==> flow/design.v <==
module detector #(
    parameter ARR_WIDTH=16
)
(
input clk,
input reset,
input advance1, advance2, advance3, advance4,
input logic signed [63:0] power_1,
input logic signed [63:0] power_2,
input logic signed [63:0] power_3,
input logic signed [63:0] power_4,
output logic [2:0] result,  
output logic [2:0] overall_result,
output logic flag
);
    logic advance;
    logic ratio_12;
    logic ratio_13;
    logic ratio_14;
    logic ratio_21;
    logic ratio_23;
    logic ratio_24;
    logic ratio_31;
    logic ratio_32;
    logic ratio_34;
    logic ratio_41;
    logic ratio_42;
    logic ratio_43;
    logic [2:0] last_bin = 3'b111;
    logic [5-1:0] pw1_count = 0;
    logic [5-1:0] pw2_count = 0;
    logic [5-1:0] pw3_count = 0;
    logic [5-1:0] pw4_count = 0;
    logic [5-1:0] silence_count = 0;
    logic [5-1:0] overall_count;
    logic pw1_count_greatest;
    logic pw2_count_greatest;
    logic pw3_count_greatest;
    logic pw4_count_greatest;
    logic silence_count_greatest;
    logic [2:0] result_array [ARR_WIDTH-1 : 0];
always @(posedge clk) begin
    flag <= advance;
    if(ratio_12 && ratio_13 && ratio_14)begin
        result <= 3'b01;
    end
    else if(ratio_21 && ratio_23 && ratio_24)begin
        result <= 3'b10;
    end
    else if(ratio_31 && ratio_32 && ratio_34)begin
        result <= 3'b11;
    end
    else if(ratio_41 && ratio_42 && ratio_43)begin
        result <= 3'b100;
    end
    else begin
        result <= 3'b00;
    end
    if(flag)begin
        result_array[0] <= result;
        for (int i = 1; i < ARR_WIDTH; i++) begin
            result_array[i] <= result_array[i-1]; 
        end
        if(result_array[ARR_WIDTH-1]) begin
            if (pw1_count >= 8)
                overall_result <= 3'b01;
            else if (pw2_count >= 8)
                overall_result <= 3'b10;
            else if (pw3_count >= 8)
                overall_result <= 3'b11;
            else if (pw4_count >= 8)
                overall_result <= 3'b100;
            else
                overall_result <= 3'b00;
        end
        if(result_array[ARR_WIDTH-1] != result) begin
            case(result) 
                3'b00:  silence_count <= silence_count + 1;
                3'b01:  pw1_count <= pw1_count + 1;
                3'b10:  pw2_count <= pw2_count + 1;
                3'b11:  pw3_count <= pw3_count + 1;
                3'b100: pw4_count <= pw4_count + 1;        
            endcase
            case(result_array[ARR_WIDTH-1]) 
                3'b00:  silence_count <= silence_count - 1;
                3'b01:  pw1_count <= pw1_count - 1;
                3'b10:  pw2_count <= pw2_count - 1;
                3'b11:  pw3_count <= pw3_count - 1;
                3'b100: pw4_count <= pw4_count - 1;
            endcase
        end
    end
end
    assign ratio_12 = power_1/(8) > power_2;
    assign ratio_13 = power_1/(8) > power_3;
    assign ratio_14 = power_1/(8) > power_4;
    assign ratio_21 = power_2/8 > power_1;
    assign ratio_23 = power_2/8 > power_3;
    assign ratio_24 = power_2/8 > power_4;
    assign ratio_31 = power_3/(8>>1) > power_1;
    assign ratio_32 = power_3/(8>>1) > power_2;
    assign ratio_34 = power_3/(8>>1) > power_4;
    assign ratio_41 = power_4/8 > power_1;
    assign ratio_42 = power_4/8 > power_2;
    assign ratio_43 = power_4/8 > power_3;
    assign overall_count = pw1_count + pw2_count + pw3_count + pw4_count + silence_count;
    assign advance = (advance1||advance2||advance3||advance4);
endmodule
## Tool chain data of detector

The steps from the RTL of detector to its reports follow in flow order.
Line numbers count from 1 in the design file above.
Operators: Yosys type, input widths -> output width; for muxes data width and select width s.
Not given: --

- Top module: detector
- Clock port: clk
- Cell library: sky130hd
- Library corner: tt_025C_1v80

## Elaborated design

Source: Yosys, flattened and elaborated. Widths are those after wreduce. Registers that Yosys merges into a memory's read port (data or address) are not register bits. Print and check cells do not count. Equal cells are merged and count once.

- Register bits after elaboration: 75
- Input bits: 262
- Cells after elaboration: 107

- Add/subtract/negate cells: 12
- Order comparisons: 16
- Equality and inequality tests: 9
- Multiplexer cells: 14
- Bitwise operators: 4
- Reductions and logical operators: 27

Operators with widths:

| kind | count |
|---|---|
| $gt 64x64->1 | 12 |
| $add 64x1->64 | 4 |
| $mux 5 | 8 |
| $add 5x1->5 const B | 4 |
| $sub 5x1->5 const B | 4 |
| $ge 5x4->1 const B | 4 |
| $reduce_or 3->1 | 5 |
| $eq 3x2->1 const B | 4 |
| $reduce_and 3->1 | 4 |
| $logic_and 1x1->1 | 8 |
| $reduce_bool 2->1 | 4 |
| $mux 2 | 4 |
| $eq 3x1->1 const B | 2 |
| $eq 3x3->1 const B | 2 |
| $mux 3 | 2 |
| $and 1x1->1 | 4 |
| $logic_or 1x1->1 | 3 |
| $ne 3x3->1 | 1 |
| $reduce_bool 3->1 | 1 |
| $reduce_and 2->1 | 1 |
| $reduce_or 2->1 | 1 |

## Longest topological paths

Yosys ltp: most cells in a row. Word level: on the elaborated netlist, between registers, memories and ports. Mapped: between sequential cells and ports; inverters and the memories' decode and read muxes count.

- Depth in word-level cells: 9
- ABC_AREA: 0
- Gate-level depth with buffers: 23

## Netlist

Yosys stat after the flow's synthesis: flattened, memories mapped to cells. It holds for the ABC_AREA given above (unset counts as 0); a run with the other value may have another netlist.

- Cells in the netlist: 3,079
- Mapped area: 24,667.4 sq um
- Flip-flops: 75
- Buffer cells: 5

Cells by type:

| type | count | area in all (sq um) |
|---|---|---|
| sky130_fd_sc_hd__ha_1 | 788 | 9.86E+03 |
| sky130_fd_sc_hd__xnor2_1 | 253 | 2.22E+03 |
| sky130_fd_sc_hd__edfxtp_1 | 71 | 2.13E+03 |
| sky130_fd_sc_hd__a21oi_1 | 316 | 1.58E+03 |
| sky130_fd_sc_hd__nand4_1 | 196 | 1.23E+03 |
| sky130_fd_sc_hd__inv_1 | 295 | 1.11E+03 |
| sky130_fd_sc_hd__nand2_1 | 251 | 942.154 |
| sky130_fd_sc_hd__nand3_1 | 162 | 810.778 |
| sky130_fd_sc_hd__a21o_1 | 81 | 608.083 |
| sky130_fd_sc_hd__nor2_1 | 152 | 570.547 |
| sky130_fd_sc_hd__o21ai_0 | 90 | 450.432 |
| sky130_fd_sc_hd__nor3_1 | 64 | 320.307 |
| sky130_fd_sc_hd__and4_1 | 34 | 297.786 |
| sky130_fd_sc_hd__nor4_1 | 44 | 275.264 |
| sky130_fd_sc_hd__a211oi_1 | 34 | 255.245 |
| sky130_fd_sc_hd__a221oi_1 | 19 | 166.41 |
| sky130_fd_sc_hd__and3_1 | 24 | 150.144 |
| sky130_fd_sc_hd__o211ai_1 | 19 | 142.637 |

Not listed: further types 52, cells in them 186.

## Timing after synthesis

Path of least setup slack by OpenSTA after synthesis, without wires, with an ideal clock, recovery checks aside; 20% of the period is set as input and as output delay. Where synthesis merged equal registers, the netlist keeps one of their names.

- Path kind: input to register
- From: input port power_3[63]
- To: register result[2]
- Clock period: 5.62 ns
- Input delay: 1.124 ns
- Setup time: 0.139 ns
- Data arrival time: 5.554 ns
- Data required time: 5.481 ns
- Path slack: -0.073 ns
- Path delay: 4.569 ns
- Stages on the path: 21
- Synthesis period reached: 5.693 ns

"path delay" is the arrival time less input delay plus setup time.
"stages on the path": output pins that drive a net of the path, with the launching flip-flop's if there is one; two outputs of one cell count as two.
"synthesis period reached" is the clock period less the worst setup slack; recovery checks do not enter. This is arithmetic on one report: input and output delays are still those of the set period (20% each).
Between the ends stands the longest chain of elaborated cells between them, by number of cells; it is not shown to be the way that was timed. Of several equally long chains one is given.
A line is the first line of the expression or statement that the cell stems from. Yosys adds cells for indexed reads and writes and turns some case tables into memories.
A register here has more assigning lines than the two given.

- Path through: sky130_fd_sc_hd__inv_1 > sky130_fd_sc_hd__nor2_1 > sky130_fd_sc_hd__ha_1 > sky130_fd_sc_hd__ha_1 > sky130_fd_sc_hd__nand3_1 > sky130_fd_sc_hd__or4_4 > sky130_fd_sc_hd__nor3_4 > sky130_fd_sc_hd__nand4_2 > sky130_fd_sc_hd__or3_4 > sky130_fd_sc_hd__nor3_2 > sky130_fd_sc_hd__xnor2_1 > sky130_fd_sc_hd__ha_1 > sky130_fd_sc_hd__nand4_1 > sky130_fd_sc_hd__nor2_1 > sky130_fd_sc_hd__and4_1 > sky130_fd_sc_hd__a2bb2o_1 > sky130_fd_sc_hd__or3_1 > sky130_fd_sc_hd__or4_1 > sky130_fd_sc_hd__a211oi_1 > sky130_fd_sc_hd__a31oi_1 > sky130_fd_sc_hd__nor4b_1
- Cells in the longest elaborated chain: 6
- Elaborated cells on any way between the ends: 17
- Source lines of those cells: 10
- Those cells by class: add/sub: 1; compare: 6; mux: 1; logic: 1; reduce/logical: 8

RTL lines, path after synthesis:

| what | line | source |
|---|---|---|
| start, declared | 10 | `input logic signed [63:0] power_3,` |
| $and 1x1->1 | -- |  |
| $add 64x1->64 | -- |  |
| $gt 64x64->1 | 100 | `assign ratio_31 = power_3/(8>>1) > power_1;` |
| $logic_and 1x1->1 x2 | 50 | `else if(ratio_31 && ratio_32 && ratio_34)begin` |
| $reduce_or 3->1 | -- |  |
| end, assigned | 48 | `result <= 3'b10;` |
| end, assigned | 51 | `result <= 3'b11;` |
| end, declared | 12 | `output logic [2:0] result,` |

## Worst path after layout

From the final timing report of run A: the path of least setup slack in the routed layout; clock arrival at registers is part of the times.

- Path kind: input to register
- From: input port power_4[63]
- To: register result[2]
- Clock period: 6.76 ns
- Input delay: 1.35 ns
- Setup time: 0.08 ns
- Data arrival time: 6.48 ns
- Data required time: 7.02 ns
- Path slack: 0.53 ns
- Stages on the path: 24

Between the ends stands the longest chain of elaborated cells between them, by number of cells; it is not shown to be the way that was timed. Of several equally long chains one is given.
A register here has more assigning lines than the two given.

- Path through: sky130_fd_sc_hd__clkdlybuf4s50_1 > sky130_fd_sc_hd__inv_2 > sky130_fd_sc_hd__nor2_2 > sky130_fd_sc_hd__ha_2 > sky130_fd_sc_hd__ha_2 > sky130_fd_sc_hd__nand2_1 > sky130_fd_sc_hd__nor3_2 > sky130_fd_sc_hd__buf_6 > sky130_fd_sc_hd__and2_4 > sky130_fd_sc_hd__and3_4 > sky130_fd_sc_hd__nand4_1 > sky130_fd_sc_hd__buf_4 > sky130_fd_sc_hd__buf_12 > sky130_fd_sc_hd__nor4_4 > sky130_fd_sc_hd__xnor2_2 > sky130_fd_sc_hd__buf_4 > sky130_fd_sc_hd__ha_1 > sky130_fd_sc_hd__nand4_1 > sky130_fd_sc_hd__nor3_1 > sky130_fd_sc_hd__o311ai_0 > sky130_fd_sc_hd__nand4_1 > sky130_fd_sc_hd__xnor2_1 > sky130_fd_sc_hd__o2111ai_2 > sky130_fd_sc_hd__nor4b_4
- Cells in the longest elaborated chain: 6
- Elaborated cells on any way between the ends: 15
- Source lines of those cells: 10
- Those cells by class: add/sub: 1; compare: 6; mux: 1; logic: 1; reduce/logical: 6

RTL lines, path after layout:

| what | line | source |
|---|---|---|
| start, declared | 11 | `input logic signed [63:0] power_4,` |
| $and 1x1->1 | -- |  |
| $add 64x1->64 | -- |  |
| $gt 64x64->1 | 103 | `assign ratio_41 = power_4/8 > power_1;` |
| $logic_and 1x1->1 x2 | 53 | `else if(ratio_41 && ratio_42 && ratio_43)begin` |
| $mux 3 | 53 |  |
| end, assigned | 51 | `result <= 3'b11;` |
| end, assigned | 54 | `result <= 3'b100;` |
| end, declared | 12 | `output logic [2:0] result,` |

## Implementation results

Module detector, platform sky130hd: 2 stored runs of the flow (Yosys, OpenROAD) with differing settings, in no particular order. Input and output delays are each 20% of the period that was set; the output load is 0.01 pF.
By "period achieved" is meant the clock period of the run minus its worst setup slack. This is arithmetic on one report: input and output delays are still those of the set period (20% each).
"critical setup path time" = time allowed to the worst setup path (clock period - input delay - output delay, where it has them) - its slack; a late launch clock adds to it, a late capture clock takes from it.
Among the settings, . means not set for that run.

| setting or result | run A | run B |
|---|---|---|
| period_ns | 6.76 | 7.46 |
| CORE_UTILIZATION | 50 | 40 |
| SETUP_SLACK_MARGIN | 0.52 | . |
| PLACE_DENSITY | 0.56 | . |
| CELL_PAD_IN_SITES_GLOBAL_PLACEMENT | 1 | . |
| TNS_END_PERCENT | 25 | . |
| ABC_AREA | 0 | . |
| CTS_CLUSTER_SIZE | 36 | . |
| CAP_MARGIN | 20 | 20 |
| MAX_ROUTING_LAYER | met5 | . |
| CORE_MARGIN | 2 | 2 |
| SLEW_MARGIN | 20 | 20 |
| critical setup path time (ns) | 4.87 | 5.66 |
| worst setup path type | input to register | input to register |
| lowest hold slack (ns) | 0.419 | 0.416 |
| Yosys chip area after synthesis (sq um) | 24,667.4 | 24,667.4 |
| die size (sq um) | 51,128.0 | 63,670.4 |
| standard-cell area of the final layout (sq um) | 33,200.6 | 30,112.6 |
| worst setup slack after layout (ns) | 0.535 | 0.307 |
| period achieved (ns) | 6.225 | 7.153 |
